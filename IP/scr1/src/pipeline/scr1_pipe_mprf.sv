==> flow/design.v <==
parameter int unsigned          SCR1_CSR_MTVEC_BASE_ZERO_BITS   = 6;
parameter int unsigned          SCR1_CSR_MTVEC_BASE_VAL_BITS    = 32-SCR1_CSR_MTVEC_BASE_ZERO_BITS;
parameter int unsigned SCR1_CSR_MTVEC_BASE_RW_BITS = 26;     
parameter bit [32-1:0]   SCR1_TCM_ADDR_MASK          = 'hFFFF0000;
parameter bit [32-1:0]   SCR1_TCM_ADDR_PATTERN       = 'h00480000;
parameter bit [32-1:0]   SCR1_TIMER_ADDR_MASK        = 'hFFFFFFE0;
parameter bit [32-1:0]   SCR1_TIMER_ADDR_PATTERN     = 'h00490000;
parameter bit [32-1:0]                              SCR1_ARCH_RST_VECTOR                = 32'h200;
parameter bit [32-1:SCR1_CSR_MTVEC_BASE_ZERO_BITS]  SCR1_ARCH_CSR_MTVEC_BASE_RST_VAL    = SCR1_CSR_MTVEC_BASE_VAL_BITS'(32'h1C0 >> SCR1_CSR_MTVEC_BASE_ZERO_BITS);
parameter int unsigned  SCR1_CSR_ADDR_WIDTH         = 12;
parameter int unsigned  SCR1_CSR_MTVEC_BASE_RO_BITS = (32-(SCR1_CSR_MTVEC_BASE_ZERO_BITS+SCR1_CSR_MTVEC_BASE_RW_BITS));
typedef logic [32-1:0]  type_scr1_mprf_v;
typedef logic [32-1:0]  type_scr1_pc_v;
parameter int unsigned SCR1_EXC_CODE_WIDTH_E    = 4;
typedef enum logic [SCR1_EXC_CODE_WIDTH_E-1:0] {
    SCR1_EXC_CODE_INSTR_MISALIGN        = 4'd0,      
    SCR1_EXC_CODE_INSTR_ACCESS_FAULT    = 4'd1,      
    SCR1_EXC_CODE_ILLEGAL_INSTR         = 4'd2,      
    SCR1_EXC_CODE_BREAKPOINT            = 4'd3,      
    SCR1_EXC_CODE_LD_ADDR_MISALIGN      = 4'd4,      
    SCR1_EXC_CODE_LD_ACCESS_FAULT       = 4'd5,      
    SCR1_EXC_CODE_ST_ADDR_MISALIGN      = 4'd6,      
    SCR1_EXC_CODE_ST_ACCESS_FAULT       = 4'd7,      
    SCR1_EXC_CODE_ECALL_M               = 4'd11      
} type_scr1_exc_code_e;
parameter bit [SCR1_EXC_CODE_WIDTH_E-1:0] SCR1_EXC_CODE_IRQ_M_SOFTWARE      = 4'd3;
parameter bit [SCR1_EXC_CODE_WIDTH_E-1:0] SCR1_EXC_CODE_IRQ_M_TIMER         = 4'd7;
parameter bit [SCR1_EXC_CODE_WIDTH_E-1:0] SCR1_EXC_CODE_IRQ_M_EXTERNAL      = 4'd11;
parameter bit [SCR1_EXC_CODE_WIDTH_E-1:0] SCR1_EXC_CODE_RESET               = 4'd0;
typedef enum logic [1:0] {
    SCR1_OP_WIDTH_BYTE  = 2'b00,
    SCR1_OP_WIDTH_HALF  = 2'b01,
    SCR1_OP_WIDTH_WORD  = 2'b10,
    SCR1_OP_WIDTH_ERROR = 'x
} type_scr1_op_width_e;
module scr1_pipe_mprf (
    input   logic                               rst_n,
    input   logic                               clk,
    input   logic [5-1:0]   exu2mprf_rs1_addr,        
    output  logic [32-1:0]              mprf2exu_rs1_data,        
    input   logic [5-1:0]   exu2mprf_rs2_addr,        
    output  logic [32-1:0]              mprf2exu_rs2_data,        
    input   logic                               exu2mprf_w_req,           
    input   logic [5-1:0]   exu2mprf_rd_addr,         
    input   logic [32-1:0]              exu2mprf_rd_data          
);
type_scr1_mprf_v [1:31]     mprf_int;
assign mprf2exu_rs1_data = (|exu2mprf_rs1_addr) ? mprf_int[unsigned'(exu2mprf_rs1_addr)] : '0;
assign mprf2exu_rs2_data = (|exu2mprf_rs2_addr) ? mprf_int[unsigned'(exu2mprf_rs2_addr)] : '0;
always_ff @(negedge rst_n, posedge clk) begin
    if (~rst_n) begin
        mprf_int <= '0;
    end else begin
        if (exu2mprf_w_req) begin
            if (|exu2mprf_rd_addr) begin
                mprf_int[unsigned'(exu2mprf_rd_addr)] <= exu2mprf_rd_data;
            end
        end
   end
end
endmodule : scr1_pipe_mprf
---- Step by step through the tools: scr1_pipe_mprf ----
The steps from the RTL of scr1_pipe_mprf to its reports follow in flow order.
Lines are those of the file above, counted from 1.
Cell names lack the library's common part.
A cell with -- has no value.
set-up
  top ..................................... scr1_pipe_mprf
  clock input ............................. clk
  cell library ............................ sky130hd
  timing corner ........................... tt_025C_1v80

---- Word level ----
Yosys after proc, flatten, opt, wreduce and memory -nomap, before mapping. Enables and synchronous resets that opt folds into registers are not counted as muxes. Memory bits, and registers merged into a memory's read port (data or address), are not among the register bits. Print and check cells are not counted. Equal cells are merged and count once.
storage and ports
  register bits ........................... 992
  input bits .............................. 50
  word-level cells ........................ 21
cells by class
  $add $sub $neg .......................... 7
  shift-type cells ........................ 4
  mux-type cells .......................... 2
  bitwise logic cells ..................... 3
  reductions and logical operators ........ 4
operators by type and width
  kind                                                      count
  indexed select 992 x 12 -> 32 bit                         2
  variable shift 32 x 33 -> 992 bit                         1
  variable shift 32 x 33 -> 992 bit (first input constant)  1
  bitwise AND 992 bit                                       1
  bitwise OR 992 bit                                        1
  inverter 992 bit                                          1
  2-to-1 mux 32 bit                                         2
  negation 32 -> 33 bit                                     1
  subtractor 6 x 6 -> 7 bit (first input constant)          3
  subtractor 5 x 1 -> 6 bit (second input constant)         3
  OR reduction 5 bit                                        3
  AND reduction 2 bit                                       1

---- Depth ----
Yosys ltp: most cells in a row. Word level: on the elaborated netlist, between registers, memories and ports. Mapped: between sequential cells and ports; inverters and the memories' decode and read muxes count.
depth
  depth after elaboration ................. 7
  ABC_AREA ................................ 0
  depth in mapped cells ................... 17

---- Netlist ----
Yosys stat after the flow's synthesis: flattened, memories mapped to cells. It holds for the ABC_AREA given above (unset counts as 0); a run with the other value may have another netlist.
synthesis totals
  mapped cells ............................ 3641
  mapped area ............................. 0.0548451 sq mm
  flip-flops .............................. 992
cells by type
  cell type  count  area in all (sq um)
  dfrtp_1    992    2.48E+04
  mux4_2     440    9.91E+03
  mux2_2     753    8.48E+03
  mux2_4     180    2.7E+03
  mux2i_1    235    2.35E+03
  mux2_1     87     979.69
  clkbuf_1   232    870.835
  o221ai_1   58     507.987
  buf_2      87     435.418
  o21ai_0    71     355.341
  nor2_1     89     334.07
  buf_6      25     281.52
  a2111oi_0  29     253.994
  o22ai_1    39     243.984
  o22a_1     27     236.477
  a22o_1     26     227.718
  buf_1      41     153.898
  ha_1       10     125.12
Other cell types: 60; their cells: 220.

---- Timing after synthesis ----
Path of least setup slack by OpenSTA after synthesis, without wires, with an ideal clock, recovery checks aside; 20% of the period is set as input and as output delay. Where synthesis merged equal registers, the netlist keeps one of their names.
path after synthesis
  path kind ............................... input to output
  start point ............................. in exu2mprf_rs1_addr[0]
  end point ............................... out mprf2exu_rs1_data[0]
  period .................................. 7.1 ns
  input delay ............................. 1.420 ns
  external output delay ................... 1.420 ns
  arrival ................................. 4.349 ns
  slack ................................... 1.331 ns
  delay of the path ....................... 2.929 ns
  stages .................................. 10
  buffers on the path ..................... 4
  synthesis period reached ................ 5.769 ns
"delay of the path" is the arrival time less input delay plus setup time.
A path that ends at an output port has no setup time.
"stages": output pins that drive a net of the path, with the launching flip-flop's if there is one; two outputs of one cell count as two.
"synthesis period reached" is the clock period less the worst setup slack; recovery checks do not enter. This is arithmetic on one report: input and output delays are still those of the set period (20% each).
The rows between start and end are the longest chain of elaborated cells between them; the timing report does not say that the signal goes this way. Where chains are equally long, one stands for them.
Each line given opens the expression or statement behind the cell; cells for indexed reads and writes are added by Yosys, which also makes memories of some case tables.
between the ends, after synthesis
  cell sequence ........................... clkbuf_1 > clkinv_1 > ha_1 > buf_2 > buf_1 > buf_1 > mux4_2 > mux2i_1 > o22ai_1 > a21o_1
  cells in the longest elaborated chain ... 4
  elaborated cells between the ends (all ways) .. 5
  source lines of those cells ............. 1
  those cells by class .................... 2 x add/sub; 1 x shift; 1 x mux; 1 x reduce/logical
RTL lines, path after synthesis
  item                               RTL line  RTL
  start: declaration                 39        input   logic [5-1:0]   exu2mprf_rs1_addr,
  subtractor 5 x 1 -> 6 bit          48        assign mprf2exu_rs1_data = (|exu2mprf_rs1_addr) ? mprf_int[unsigned'(exu2mprf_rs1_addr)] : '0;
  subtractor 6 x 6 -> 7 bit          48
  indexed select 992 x 12 -> 32 bit  48
  2-to-1 mux 32 bit                  48
  end: declaration                   40        output  logic [32-1:0]              mprf2exu_rs1_data,

---- Worst path after layout ----
Path of least setup slack in the final report of entry A (OpenROAD, finished layout, wires in). Where an end is a register, its clock arrival counts in the times.
path post-layout
  path kind ............................... input to output
  start point ............................. in exu2mprf_rs2_addr[0]
  end point ............................... out mprf2exu_rs2_data[21]
  period .................................. 4.05 ns
  input delay ............................. 0.81 ns
  external output delay ................... 0.81 ns
  arrival ................................. 3.48 ns
  slack ................................... -0.24 ns
  stages .................................. 11
  buffers on the path ..................... 4
The rows between start and end are the longest chain of elaborated cells between them; the timing report does not say that the signal goes this way. Where chains are equally long, one stands for them.
between the ends, post-layout
  cell sequence ........................... buf_12 > clkinvlp_4 > ha_4 > nor3b_1 > a2111o_1 > nand3_4 > buf_12 > buf_12 > mux2i_1 > o221ai_1 > clkdlybuf4s50_1
  cells in the longest elaborated chain ... 4
  elaborated cells between the ends (all ways) .. 5
  source lines of those cells ............. 1
  those cells by class .................... 2 x add/sub; 1 x shift; 1 x mux; 1 x reduce/logical
RTL lines, path post-layout
  item                               RTL line  RTL
  start: declaration                 41        input   logic [5-1:0]   exu2mprf_rs2_addr,
  subtractor 5 x 1 -> 6 bit          49        assign mprf2exu_rs2_data = (|exu2mprf_rs2_addr) ? mprf_int[unsigned'(exu2mprf_rs2_addr)] : '0;
  subtractor 6 x 6 -> 7 bit          49
  indexed select 992 x 12 -> 32 bit  49
  2-to-1 mux 32 bit                  49
  end: declaration                   42        output  logic [32-1:0]              mprf2exu_rs2_data,

Hand-over note for scr1_pipe_mprf

Stored flow runs of scr1_pipe_mprf (2 of them; Yosys, OpenROAD, sky130hd). They differ in their settings and are not a sequence. Constraints: input delay and output delay 20% of the set period each, output load 0.01 pF.
By "period achieved" is meant the clock period of the run minus its worst setup slack. This is arithmetic on one report: input and output delays are still those of the set period (20% each).
By "allowed time less slack (worst setup path)" is meant the share of the clock period that the worst setup path is allowed (20% is reserved at inputs, 20% at outputs), minus its slack. Clock arrival times at its registers enter into it.
"total power after layout": no workload was simulated; the value follows from the tool's default switching activity.

======== entry A ========
==> flow/run.sh <==
#!/bin/bash
# the make line also repeats the synthesis and layout settings of config.mk as NAME=value (left out here)
make -C /OpenROAD-flow-scripts/flow DESIGN_CONFIG=/design/flow/config.mk WORK_HOME=/design/flow/orfs CLKGATE_MAP_FILE= finish
==> flow/config.mk <==
export PLATFORM = sky130hd
export DESIGN_NAME = scr1_pipe_mprf
export DESIGN_NICKNAME = scr1_pipe_mprf
export VERILOG_FILES = /design/flow/design.v
export SDC_FILE = /design/flow/constraint.sdc
export NUM_CORES = 4
export LEC_CHECK = 0
export CAP_MARGIN = 20
export CORE_MARGIN = 2
export CORE_UTILIZATION = 37
export CTS_CLUSTER_DIAMETER = 392
export GPL_ROUTABILITY_DRIVEN = 1
export PLACE_DENSITY_LB_ADDON = 0.03
export SLEW_MARGIN = 20
==> flow/constraint.sdc <==
create_clock -name core_clock -period 4.05 [get_ports {clk}]
set_input_delay 0.8100 -clock core_clock [delete_from_list [all_inputs] [get_ports {clk}]]
set_output_delay 0.8100 -clock core_clock [all_outputs]
set_load 0.01 [all_outputs]

-------- measured, entry A --------
  chip area after synthesis (Yosys) ....... 0.0548451 sq mm
  total power after layout ................ 35.239 mW
  utilization after layout ................ 0.467
  worst slack on setup checks ............. -0.245 ns
  period achieved ......................... 4.295 ns
  std-cell area (final layout) ............ 0.0688285 sq mm
  allowed time less slack (worst setup path) .. 2.67 ns
  critical path type ...................... input to output
  die outline area ........................ 0.151325 sq mm
  total negative setup slack .............. -2.636 ns

======== entry B ========
==> flow/run.sh <==
#!/bin/bash
# the make line also repeats the synthesis and layout settings of config.mk as NAME=value (left out here)
make -C /OpenROAD-flow-scripts/flow DESIGN_CONFIG=/design/flow/config.mk WORK_HOME=/design/flow/orfs CLKGATE_MAP_FILE= finish
==> flow/config.mk <==
export PLATFORM = sky130hd
export DESIGN_NAME = scr1_pipe_mprf
export DESIGN_NICKNAME = scr1_pipe_mprf
export VERILOG_FILES = /design/flow/design.v
export SDC_FILE = /design/flow/constraint.sdc
export NUM_CORES = 4
export LEC_CHECK = 0
export CAP_MARGIN = 35
export CELL_PAD_IN_SITES_GLOBAL_PLACEMENT = 2
export CORE_MARGIN = 5
export CORE_UTILIZATION = 37
export GPL_ROUTABILITY_DRIVEN = 1
export MAX_ROUTING_LAYER = met4
export PLACE_DENSITY_LB_ADDON = 0.22
export SLEW_MARGIN = 20
==> flow/constraint.sdc <==
create_clock -name core_clock -period 9.94 [get_ports {clk}]
set_input_delay 1.9880 -clock core_clock [delete_from_list [all_inputs] [get_ports {clk}]]
set_output_delay 1.9880 -clock core_clock [all_outputs]
set_load 0.01 [all_outputs]

-------- measured, entry B --------
  chip area after synthesis (Yosys) ....... 0.0548451 sq mm
  total power after layout ................ 13.558 mW
  utilization after layout ................ 0.425
  worst slack on setup checks ............. 1.451 ns
  period achieved ......................... 8.489 ns
  std-cell area (final layout) ............ 0.0626726 sq mm
  allowed time less slack (worst setup path) .. 4.51 ns
  critical path type ...................... input to output
  die outline area ........................ 0.156029 sq mm
  total negative setup slack .............. 0.000 ns

End of note.
